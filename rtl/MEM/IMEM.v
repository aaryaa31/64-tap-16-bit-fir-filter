==> flow/design.v <==
`timescale 1ns/1ps
module IMEM( clk, resetn,read, data_in, load_en, data_out, read_en);
	input clk;
	input resetn;
	input [15:0] data_in;
	input load_en;
	input read_en;
	output [15:0] data_out;
	output reg [5:0] read;
	reg [5:0] read_add;
	reg [15:0]mem[63:0];
	integer i;
	always @ (posedge clk) begin
		if (~resetn) begin
			for (i=0; i<64; i=i+1) begin
				mem[i] <=16'd0;
			end
		end
		else if (load_en) begin
			mem[0] <=data_in;
			for (i=1; i<63; i=i+1) begin
				mem[i] <= mem[i-1];
			end
		end
	end
		assign data_out=mem[read_add];
	always @(posedge clk) begin
		if(~resetn) begin
			read_add =6'd0;
			read <=read_add;
		end
		if (read_en) begin
			read_add = (read_add+1)%64;
			read<=read_add;
		end
	end
endmodule
# Tool chain data of IMEM
# Tool output for the design above, in the order of the flow.
# Line numbers count from 1 in the design file above.
# Library cell names are shortened.
design:
  design: "IMEM"
  clk_port: "clk"
  library: "sky130hd"
  corner: "tt_025C_1v80"

# After elaboration
# Source: Yosys, flattened and elaborated. Widths are those after wreduce. Registers that Yosys merges into a memory's read port (data or address) are not register bits. Print and check cells do not count. Equal cells are merged and count once.
classes:
  bitwise: 0
  n_reduce_logical: 1
  n_cmp: 0
  muxes: 5
  n_mul: 0
  shifts: 0
  n_div: 0
  equal: 64
  n_addsub: 1
op_table:
  columns: ["op", "count"]
  rows:
  - ["parallel mux 16 bit (select 64 bit)", 1]
  - ["== test 6 bit (second input constant)", 32]
  - ["== test 6 x 5 -> 1 bit (second input constant)", 16]
  - ["== test 6 x 4 -> 1 bit (second input constant)", 8]
  - ["== test 6 x 3 -> 1 bit (second input constant)", 4]
  - ["two-way mux 6 bit", 4]
  - ["== test 6 x 2 -> 1 bit (second input constant)", 2]
  - ["adder 6 x 1 -> 6 bit (second input constant)", 1]
  - ["== test 6 x 1 -> 1 bit (second input constant)", 1]
  - ["zero test 6 bit", 1]
  - ["!= test 2 x 1 -> 1 bit (second input constant)", 1]
bits:
  clocked_rd_ports_x_width: 0
  ramBits: 0
  mem_bits_ro: 0
  memories: 0
  register_bits: 1020
  latchBits: 0
  elab_cells: 136

# Logic depth
# Longest topological path by Yosys (ltp), each cell counted once; first at word level (registers and memories cut), then after technology mapping (sequential cells cut; the memories' decode and read muxes count).
depth:
  depth_word: 3
  abc_area: 0
  depth_mapped: 10

# Netlist
# Yosys stat after the flow's synthesis: flattened, memories mapped to cells. It holds for the ABC_AREA given above (unset counts as 0); a run with the other value may have another netlist.
types:
  columns: ["type", "count", "area_total_um2"]
  rows:
  - ["dfxtp_1", 1014, 2.03E+04]
  - ["mux2i_1", 1017, 1.02E+04]
  - ["nor2b_1", 1013, 6.34E+03]
  - ["a22oi_1", 388, 2.91E+03]
  - ["clkbuf_1", 228, 855.821]
  - ["and3_1", 87, 544.272]
  - ["nand4_1", 63, 394.128]
  - ["buf_2", 65, 325.312]
  - ["and2_1", 42, 262.752]
  - ["nand3_1", 45, 225.216]
  - ["a2111oi_0", 25, 218.96]
  - ["nand2_1", 56, 210.202]
  - ["nor4_1", 32, 200.192]
  - ["edfxtp_1", 6, 180.173]
  - ["buf_6", 12, 135.13]
  - ["a21oi_1", 26, 130.125]
  - ["nor2_1", 34, 127.622]
  - ["buf_1", 29, 108.854]
# Other cell types: 42; their cells: 128.
synth_totals:
  seq_area_um2: 20479.6
  area_um2: 44762.9
  ff_cells: 1020
  cells: 4310

# Path before layout
# Path of least setup slack by OpenSTA after synthesis, without wires, with an ideal clock, recovery checks aside; 20% of the period is set as input and as output delay. Where synthesis merged equal registers, the netlist keeps one of their names.
synth_timing:
  path_type: "flip-flop to output port"
  from: "register read_add[5]"
  to: "output port data_out[3]"
  path_buffers: 3
  slack_ns: 0.245
  delay_ns: 1.891
  out_delay_ns: 0.534
  arrival_time_ns: 1.891
  tclk_ns: 2.67
  driving_pins: 10
  period_less_setup_slack_ns: 2.425
# "delay_ns" = arrival - input delay + setup time.
# At an output port there is no setup time.
# "driving_pins": output pins that drive a net of the path, with the launching flip-flop's if there is one; two outputs of one cell count as two.
# "period_less_setup_slack_ns" is the clock period less the worst setup slack; recovery checks do not enter. This is arithmetic on one report: input and output delays are still those of the set period (20% each).
# The rows between start and end are the longest chain of elaborated cells between them; the timing report does not say that the signal goes this way. Where chains are equally long, one stands for them.
# Each line given opens the expression or statement behind the cell; cells for indexed reads and writes are added by Yosys, which also makes memories of some case tables.
synth_via:
  path_cell_list: "dfxtp_1 buf_6 and2_4 buf_6 clkbuf_1 and3_1 a2111oi_0 nand3_1 nor4_1 a31oi_1"
  elab_chain_cells: 2
  cone_cells: 65
  cone_classes: "eq/ne: 63; mux: 1; reduce/logical: 1"
synth_lines:
  columns: ["item", "line", "rtl"]
  rows:
  - ["start: declaration", 10, "reg [5:0] read_add;"]
  - ["start: assignment", 29, "read_add =6'd0;"]
  - ["start: assignment", 33, "read_add = (read_add+1)%64;"]
  - ["== test 6 bit", 26, "assign data_out=mem[read_add];"]
  - ["parallel mux 16 bit (select 64 bit)", 26, null]
  - ["end: declaration", 8, "output [15:0] data_out;"]

# Worst path after layout
# From the final timing report of run 2: the path of least setup slack in the routed layout; clock arrival at registers is part of the times.
layout_timing:
  path_type: "flip-flop to output port"
  from: "register read_add[5]"
  to: "output port data_out[7]"
  arrival_time_ns: 3.74
  driving_pins: 11
  slack_ns: -0.05
  out_delay_ns: 0.92
  tclk_ns: 4.61
  path_buffers: 4
# The rows between start and end are the longest chain of elaborated cells between them; the timing report does not say that the signal goes this way. Where chains are equally long, one stands for them.
layout_via:
  path_cell_list: "dfxtp_2 buf_12 nor2_4 and2_1 buf_4 a22oi_1 nand4_1 nor4_2 a21oi_2 buf_4 clkdlybuf4s50_1"
  elab_chain_cells: 2
  cone_cells: 65
  cone_classes: "eq/ne: 63; mux: 1; reduce/logical: 1"
layout_lines:
  columns: ["item", "line", "rtl"]
  rows:
  - ["start: declaration", 10, "reg [5:0] read_add;"]
  - ["start: assignment", 29, "read_add =6'd0;"]
  - ["start: assignment", 33, "read_add = (read_add+1)%64;"]
  - ["== test 6 bit", 26, "assign data_out=mem[read_add];"]
  - ["parallel mux 16 bit (select 64 bit)", 26, null]
  - ["end: declaration", 8, "output [15:0] data_out;"]

Memo
Re: implementation data of IMEM

2 stored runs of IMEM in the flow (synthesis by Yosys, layout by OpenROAD, sky130hd cells), in arbitrary order. Constraints: input delay and output delay 20% of the set period each, output load 0.01 pF.
By "period_reached_ns" is meant the clock period of the run minus its worst setup slack. This is arithmetic on one report: input and output delays are still those of the set period (20% each).
"total_power_w" is the tool's figure for a default switching activity; nothing was simulated.

--- run 1 ---
==> flow/run.sh <==
#!/bin/bash
# the make line also repeats the synthesis and layout settings of config.mk as NAME=value (left out here)
make -C /OpenROAD-flow-scripts/flow DESIGN_CONFIG=/design/flow/config.mk WORK_HOME=/design/flow/orfs CLKGATE_MAP_FILE= finish
==> flow/config.mk <==
export PLATFORM = sky130hd
export DESIGN_NAME = IMEM
export DESIGN_NICKNAME = IMEM
export VERILOG_FILES = /design/flow/design.v
export SDC_FILE = /design/flow/constraint.sdc
export NUM_CORES = 4
export LEC_CHECK = 0
export ABC_AREA = 0
export CAP_MARGIN = 5
export CELL_PAD_IN_SITES_DETAIL_PLACEMENT = 2
export CORE_MARGIN = 2
export CORE_UTILIZATION = 65
export MAX_ROUTING_LAYER = met5
export SETUP_SLACK_MARGIN = 0.07
export SLEW_MARGIN = 10
export TNS_END_PERCENT = 25
==> flow/constraint.sdc <==
create_clock -name core_clock -period 2.07 [get_ports {clk}]
set_input_delay 0.4140 -clock core_clock [delete_from_list [all_inputs] [get_ports {clk}]]
set_output_delay 0.4140 -clock core_clock [all_outputs]
set_load 0.01 [all_outputs]

==> results, as YAML <==
outcome: "stopped before the end: placement reported a tool error"

--- run 2 ---
==> flow/run.sh <==
#!/bin/bash
# the make line also repeats the synthesis and layout settings of config.mk as NAME=value (left out here)
make -C /OpenROAD-flow-scripts/flow DESIGN_CONFIG=/design/flow/config.mk WORK_HOME=/design/flow/orfs CLKGATE_MAP_FILE= finish
==> flow/config.mk <==
export PLATFORM = sky130hd
export DESIGN_NAME = IMEM
export DESIGN_NICKNAME = IMEM
export VERILOG_FILES = /design/flow/design.v
export SDC_FILE = /design/flow/constraint.sdc
export NUM_CORES = 4
export LEC_CHECK = 0
export CAP_MARGIN = 20
export CORE_MARGIN = 2
export CORE_UTILIZATION = 40
export SLEW_MARGIN = 20
==> flow/constraint.sdc <==
create_clock -name core_clock -period 4.61 [get_ports {clk}]
set_input_delay 0.9220 -clock core_clock [delete_from_list [all_inputs] [get_ports {clk}]]
set_output_delay 0.9220 -clock core_clock [all_outputs]
set_load 0.01 [all_outputs]

==> results, as YAML <==
results:
  dieArea_um2: 114599.0
  final_setup_tns_ns: -0.120
  period_reached_ns: 4.660
  hold_ws_ns: 0.526
  synthesis_area_um2: 44762.9
  total_power_w: 0.019914
  layout_stdcell_area_um2: 52536.6
  setup_worst_slack_ns: -0.050
